==> flow/design.v <==
module part2_2(
    input logic Clock,
    input logic Reset,
    input logic Go,
    input logic [7:0] DataIn,
    output logic [7:0] DataResult,
    output logic ResultValid
);
    logic ld_a, ld_b, ld_r;
    logic ld_alu_out;
    logic alu_select_a, alu_select_b;
    logic alu_op;
    control C0(
        .clk(Clock),
        .reset(Reset),
        .go(Go),
        .ld_alu_out(ld_alu_out),
        .ld_a(ld_a),
        .ld_b(ld_b),
        .ld_r(ld_r),
        .alu_select_a(alu_select_a),
        .alu_select_b(alu_select_b),
        .alu_op(alu_op),
        .result_valid(ResultValid)
    );
    datapath D0(
        .clk(Clock),
        .reset(Reset),
        .ld_alu_out(ld_alu_out),
        .ld_a(ld_a),
        .ld_b(ld_b),
        .ld_r(ld_r),
        .alu_select_a(alu_select_a),
        .alu_select_b(alu_select_b),
        .alu_op(alu_op),
        .data_in(DataIn),
        .data_result(DataResult)
    );
 endmodule
module control(
    input logic clk,
    input logic reset,
    input logic go,
    output logic ld_a, ld_b, ld_r,
    output logic ld_alu_out,
    output logic alu_select_a, alu_select_b,
    output logic alu_op,
    output logic result_valid
    );
    typedef enum logic [2:0]  { S_LOAD_A_RST    = 'd0,
                                S_LOAD_A        = 'd1,
                                S_LOAD_A_WAIT   = 'd2,
                                S_LOAD_B        = 'd3,
                                S_LOAD_B_WAIT   = 'd4,
                                S_CYCLE_0       = 'd5,
                                S_CYCLE_1       = 'd6} statetype;
    statetype current_state, next_state;                            
    always_comb begin
        case (current_state)
            S_LOAD_A_RST: next_state = go ? S_LOAD_A_WAIT : S_LOAD_A_RST;  
            S_LOAD_A: next_state = go ? S_LOAD_A_WAIT : S_LOAD_A;  
            S_LOAD_A_WAIT: next_state = go ? S_LOAD_A_WAIT : S_LOAD_B; 
            S_LOAD_B: next_state = go ? S_LOAD_B_WAIT : S_LOAD_B; 
            S_LOAD_B_WAIT: next_state = go ? S_LOAD_B_WAIT : S_CYCLE_0; 
            S_CYCLE_0: next_state = S_CYCLE_1;
            S_CYCLE_1: next_state = S_LOAD_A;  
            default:   next_state = S_LOAD_A_RST;
        endcase
    end  
    always_comb begin
        ld_alu_out = 1'b0;
        ld_a = 1'b0;
        ld_b = 1'b0;
        ld_r = 1'b0;
        alu_select_a = 1'b0;
        alu_select_b = 1'b0;
        alu_op       = 1'b0;
        result_valid = 1'b0;
        case (current_state)
            S_LOAD_A_RST: begin
                ld_a = 1'b1;
                end
            S_LOAD_A: begin
                ld_a = 1'b1;
                result_valid = 1'b1;
                end
            S_LOAD_B: begin
                ld_b = 1'b1;
                end
            S_CYCLE_0: begin  
                ld_alu_out = 1'b1; 
                ld_a = 1'b1;  
                alu_select_a = 1'b0;  
                alu_select_b = 1'b0;  
                alu_op = 1'b1;  
            end
            S_CYCLE_1: begin
                ld_r = 1'b1;  
                alu_select_a = 1'b0;  
                alu_select_b = 1'b1;  
                alu_op = 1'b0;  
            end
        endcase
    end  
    always_ff@(posedge clk) begin
        if(reset)
            current_state <= S_LOAD_A_RST;
        else
            current_state <= next_state;
    end  
endmodule
module datapath(
    input logic clk,
    input logic reset,
    input logic [7:0] data_in,
    input logic ld_alu_out,
    input logic ld_a, ld_b,
    input logic ld_r,
    input logic alu_op,
    input logic alu_select_a, alu_select_b,
    output logic [7:0] data_result
    );
    logic [7:0] a, b;
    logic [7:0] alu_out;
    logic [7:0] alu_a, alu_b;
    always_ff @(posedge clk) begin
        if(reset) begin
            a <= 8'b0;
            b <= 8'b0;
        end
        else begin
            if(ld_a) a <= ld_alu_out ? alu_out : data_in;  
            if(ld_b) b <= ld_alu_out ? alu_out : data_in; 
        end
    end
    always@(posedge clk) begin
        if(reset) begin
            data_result <= 8'b0;
        end
        else
            if(ld_r)
                data_result <= alu_out;
    end
    always_comb begin
        case (alu_select_a)
            1'd0: alu_a = a;
            1'd1: alu_a = b;
            default: alu_a = 8'b0;
        endcase
        case (alu_select_b)
            1'd0: alu_b = a;
            1'd1: alu_b = b;
            default: alu_b = 8'b0;
        endcase
    end
    always_comb begin : ALU
        case (alu_op)
            0: alu_out = alu_a + alu_b;  
            1: alu_out = alu_a * alu_b;  
            default: alu_out = 8'b0;
        endcase
    end
endmodule
# == Step by step through the tools: part2_2 ==
# Tool output for the design above, in the order of the flow.
# Line numbers count from 1 in the design file above.
# The mark - stands for no value.
# inputs
top_module,part2_2
clk_port,Clock
library,sky130hd
pvt_corner,tt_025C_1v80

# == Word level ==
# Yosys after proc, flatten, opt, wreduce and memory -nomap, before mapping. Memory bits, and registers merged into a memory's read port (data or address), are not among the register bits. Print and check cells are not counted.
# classes
mux,14
mul,1
n_eq,6
n_addsub,1
n_reduce_logical,2
logic,2
# ops
op,count
multiplier 8 x 8 -> 8 bit,1
parallel mux 8 bit (select 2 bit),2
parallel mux 3 bit (select 7 bit),1
== test 3 bit with constant B,3
adder 8 bit,1
2-to-1 mux 8 bit,1
2-to-1 mux 1 bit,7
== test 3 x 2 -> 1 bit with constant B,2
2-to-1 mux 2 bit,2
== test 3 x 1 -> 1 bit with constant B,1
logical NOT 3 bit,1
OR reduction 3 bit,1
2-to-1 mux 3 bit,1
NOT 1 bit,2
# word_totals
output_inout_bits,9
inputBits,11
regBits,27
word_cells,30

# == Longest topological paths ==
# Depth = most cells in a row (Yosys ltp): at word level without a register or memory, in the mapped netlist without a sequential cell, where the memories' decode and read muxes count.
# depth
ltp_word,7
abc_area,0
depth_mapped,18
depth_no_buf,17

# == After synthesis ==
# Yosys stat after the flow's synthesis: flattened, memories mapped to cells. It holds for the ABC_AREA given above (unset counts as 0); a run with the other value may have another netlist.
# The area totals of this step are shown rounded.
# by_type
cell_type,count,type_area_um2
sky130_fd_sc_hd__dfxtp_1,31,620.595
sky130_fd_sc_hd__ha_1,23,287.776
sky130_fd_sc_hd__fa_1,13,260.25
sky130_fd_sc_hd__nand2_1,37,138.883
sky130_fd_sc_hd__inv_1,35,131.376
sky130_fd_sc_hd__a311oi_1,10,87.584
sky130_fd_sc_hd__nor2_1,23,86.333
sky130_fd_sc_hd__mux2i_1,7,70.067
sky130_fd_sc_hd__xnor2_1,8,70.067
sky130_fd_sc_hd__nor2b_1,10,62.56
sky130_fd_sc_hd__xor2_1,7,61.309
sky130_fd_sc_hd__mux2_2,5,56.304
sky130_fd_sc_hd__and2_1,8,50.048
sky130_fd_sc_hd__xnor3_1,2,45.043
sky130_fd_sc_hd__a21oi_1,8,40.038
sky130_fd_sc_hd__o21ai_0,8,40.038
sky130_fd_sc_hd__a211oi_1,5,37.536
sky130_fd_sc_hd__nor3_1,6,30.029
# Not listed: further types 25, cells in them 44.
# mapped
synth_area_um2,2480
stdcells,290
seq_area_um2,621
buf_cells,11
ff_cells,31
# The figures by module come from a second, unflattened synthesis with its own total; it is not the netlist above.
# unflattened
hier_cells,314
hier_area_um2,2660
# Each row is one instance without its submodules.
# by_module
module,mod_area_um2,instances,n_cells,mod_seq_area_um2
datapath,2410,1,288,480
control,244,1,26,140
part2_2,0.0,1,0,0.0

# == Worst setup path after synthesis ==
# OpenSTA on the mapped netlist: ideal clock, no wires. The path of least setup slack (recovery checks aside). Input and output delay are each 20% of the period. Register names are those of the netlist, which keeps one name where synthesis merged equal registers.
# synth_path
path_type,flip-flop to flip-flop
startpoint,register C0.current_state
endpoint,register D0.b[7]
setup_ps,84
required_time_ps,4956
arrival_time_ps,4200
path_buffers,2
delay_ps,4284
setup_slack_ps,756
path_stages,17
tclk_ps,5040
launch_ps,0
synth_period_reached_ps,4284
# "delay_ps" is the arrival time less input delay plus setup time.
# "path_stages": output pins that drive a net of the path, with the launching flip-flop's if there is one; two outputs of one cell count as two.
# "synth_period_reached_ps" is the clock period less the worst setup slack; recovery checks do not enter. This is arithmetic on one report: input and output delays are still those of the set period (20% each).
# An end named without its bit number is one bit of that signal or, where synthesis recoded a state register, one of its new flip-flops.
# The rows between start and end are the longest chain of elaborated cells between them; the timing report does not say that the signal goes this way. Where chains are equally long, one stands for them.
# A line is the first line of the expression or statement that the cell stems from. Yosys adds cells for indexed reads and writes and turns some case tables into memories.
# synth_between
path_cell_list,sky130_fd_sc_hd__dfxtp_1 > sky130_fd_sc_hd__buf_6 > sky130_fd_sc_hd__clkbuf_1 > sky130_fd_sc_hd__mux2_2 > sky130_fd_sc_hd__nand2_1 > sky130_fd_sc_hd__fa_1 > sky130_fd_sc_hd__fa_1 > sky130_fd_sc_hd__inv_1 > sky130_fd_sc_hd__fa_1 > sky130_fd_sc_hd__inv_1 > sky130_fd_sc_hd__fa_1 > sky130_fd_sc_hd__inv_1 > sky130_fd_sc_hd__ha_1 > sky130_fd_sc_hd__a21oi_1 > sky130_fd_sc_hd__xor2_1 > sky130_fd_sc_hd__xnor3_1 > sky130_fd_sc_hd__o31ai_2
elab_chain_len,7
cone_cells,13
classes_between,1 x add/sub; 1 x mul; 3 x eq/ne; 6 x mux; 2 x logic
# synth_lines
element,line_no,text
start: declaration,57,"statetype current_state, next_state;"
start: assignment,107,current_state <= S_LOAD_A_RST;
start: assignment,109,current_state <= next_state;
== test 3 bit,79,case (current_state)
2-to-1 mux 1 bit,79,
NOT 1 bit,150,case (alu_select_b)
parallel mux 8 bit (select 2 bit),150,
multiplier 8 x 8 -> 8 bit,159,1: alu_out = alu_a * alu_b;
parallel mux 8 bit (select 2 bit),157,case (alu_op)
2-to-1 mux 8 bit,133,if(ld_b) b <= ld_alu_out ? alu_out : data_in;
end: assignment,129,b <= 8'b0;
end: assignment,133,
end: declaration,123,"logic [7:0] a, b;"

# == Worst path after layout ==
# From the final timing report of flow run A: the path of least setup slack in the routed layout; clock arrival at registers is part of the times.
# The path's times are printed in steps of 10 ps; the period is the one set.
# layout_path
path_type,flip-flop to flip-flop
startpoint,register C0.current_state
endpoint,register D0.a[7]
arrival_time_ps,4960
required_time_ps,8330
path_stages,17
tclk_ps,8130
path_buffers,1
setup_ps,70
setup_slack_ps,3380
launch_ps,280
# An end named without its bit number is one bit of that signal or, where synthesis recoded a state register, one of its new flip-flops.
# The rows between start and end are the longest chain of elaborated cells between them; the timing report does not say that the signal goes this way. Where chains are equally long, one stands for them.
# layout_between
path_cell_list,sky130_fd_sc_hd__dfxtp_1 > sky130_fd_sc_hd__buf_4 > sky130_fd_sc_hd__mux2_2 > sky130_fd_sc_hd__ha_1 > sky130_fd_sc_hd__inv_1 > sky130_fd_sc_hd__fa_1 > sky130_fd_sc_hd__inv_1 > sky130_fd_sc_hd__ha_1 > sky130_fd_sc_hd__fa_1 > sky130_fd_sc_hd__inv_1 > sky130_fd_sc_hd__fa_1 > sky130_fd_sc_hd__inv_1 > sky130_fd_sc_hd__ha_1 > sky130_fd_sc_hd__a21oi_1 > sky130_fd_sc_hd__xor2_1 > sky130_fd_sc_hd__xnor3_1 > sky130_fd_sc_hd__a211oi_2
elab_chain_len,7
cone_cells,15
classes_between,1 x add/sub; 1 x mul; 3 x eq/ne; 6 x mux; 2 x logic; 2 x reduce/logical
# layout_lines
element,line_no,text
start: declaration,57,"statetype current_state, next_state;"
start: assignment,107,current_state <= S_LOAD_A_RST;
start: assignment,109,current_state <= next_state;
== test 3 bit,79,case (current_state)
2-to-1 mux 1 bit,79,
NOT 1 bit,150,case (alu_select_b)
parallel mux 8 bit (select 2 bit),150,
multiplier 8 x 8 -> 8 bit,159,1: alu_out = alu_a * alu_b;
parallel mux 8 bit (select 2 bit),157,case (alu_op)
2-to-1 mux 8 bit,132,if(ld_a) a <= ld_alu_out ? alu_out : data_in;
end: assignment,128,a <= 8'b0;
end: assignment,132,
end: declaration,123,"logic [7:0] a, b;"

# Record of 2 stored runs of the RTL-to-layout flow on part2_2, platform sky130hd. The runs are unordered. Constraints: input delay and output delay 20% of the set period each, output load 0.01 pF.
# "clock_period_reached_ps" = clock period - worst setup slack. The figure is calculated, with input and output delays left at 20% of the set period.
# "worstPathTime_ps" means the part of the period allowed to the worst setup path (the constraints hold back 20% at inputs and 20% at outputs) less its slack; where the path has registers, the arrival times of their clocks count too.
# "total_power_uw": no workload was simulated; the value follows from the tool's default switching activity.
# "worstPathTime_ps" is given in steps of 10 ps.
# The results are shown rounded.
# A setting shown as n/a is not set for that run.
# Results: n/a = not shown.
run name,period_ns,CORE_UTILIZATION,SETUP_SLACK_MARGIN,CELL_PAD_IN_SITES_GLOBAL_PLACEMENT,CTS_CLUSTER_DIAMETER,SLEW_MARGIN,CAP_MARGIN,CORE_MARGIN,PLACE_DENSITY_LB_ADDON,CORE_ASPECT_RATIO,CELL_PAD_IN_SITES_DETAIL_PLACEMENT,GPL_ROUTABILITY_DRIVEN,CTS_CLUSTER_SIZE,MIN_ROUTING_LAYER,MAX_ROUTING_LAYER,synth_area_um2,dieArea_um2,final_stdcell_area_um2,util_pct,final_setup_ws_ps,timing.setup.tns_ps,final_hold_ws_ps,total_power_uw,clock_period_reached_ps,worstPathTime_ps,timing.worst_path_kind
flow run A,8.13,27,1.25,0,324,30,20,2,n/a,n/a,n/a,n/a,n/a,n/a,n/a,2480,9970,2880,32.7,3380,0,479,378,4753,4750,flip-flop to flip-flop
flow run B,2.9,54,n/a,n/a,n/a,20,30,2,0.21,0.61,2,1,48,met2,met4,n/a,n/a,n/a,n/a,n/a,n/a,n/a,n/a,n/a,n/a,n/a
# Flow run B: no results, placement failed with DPL-0033
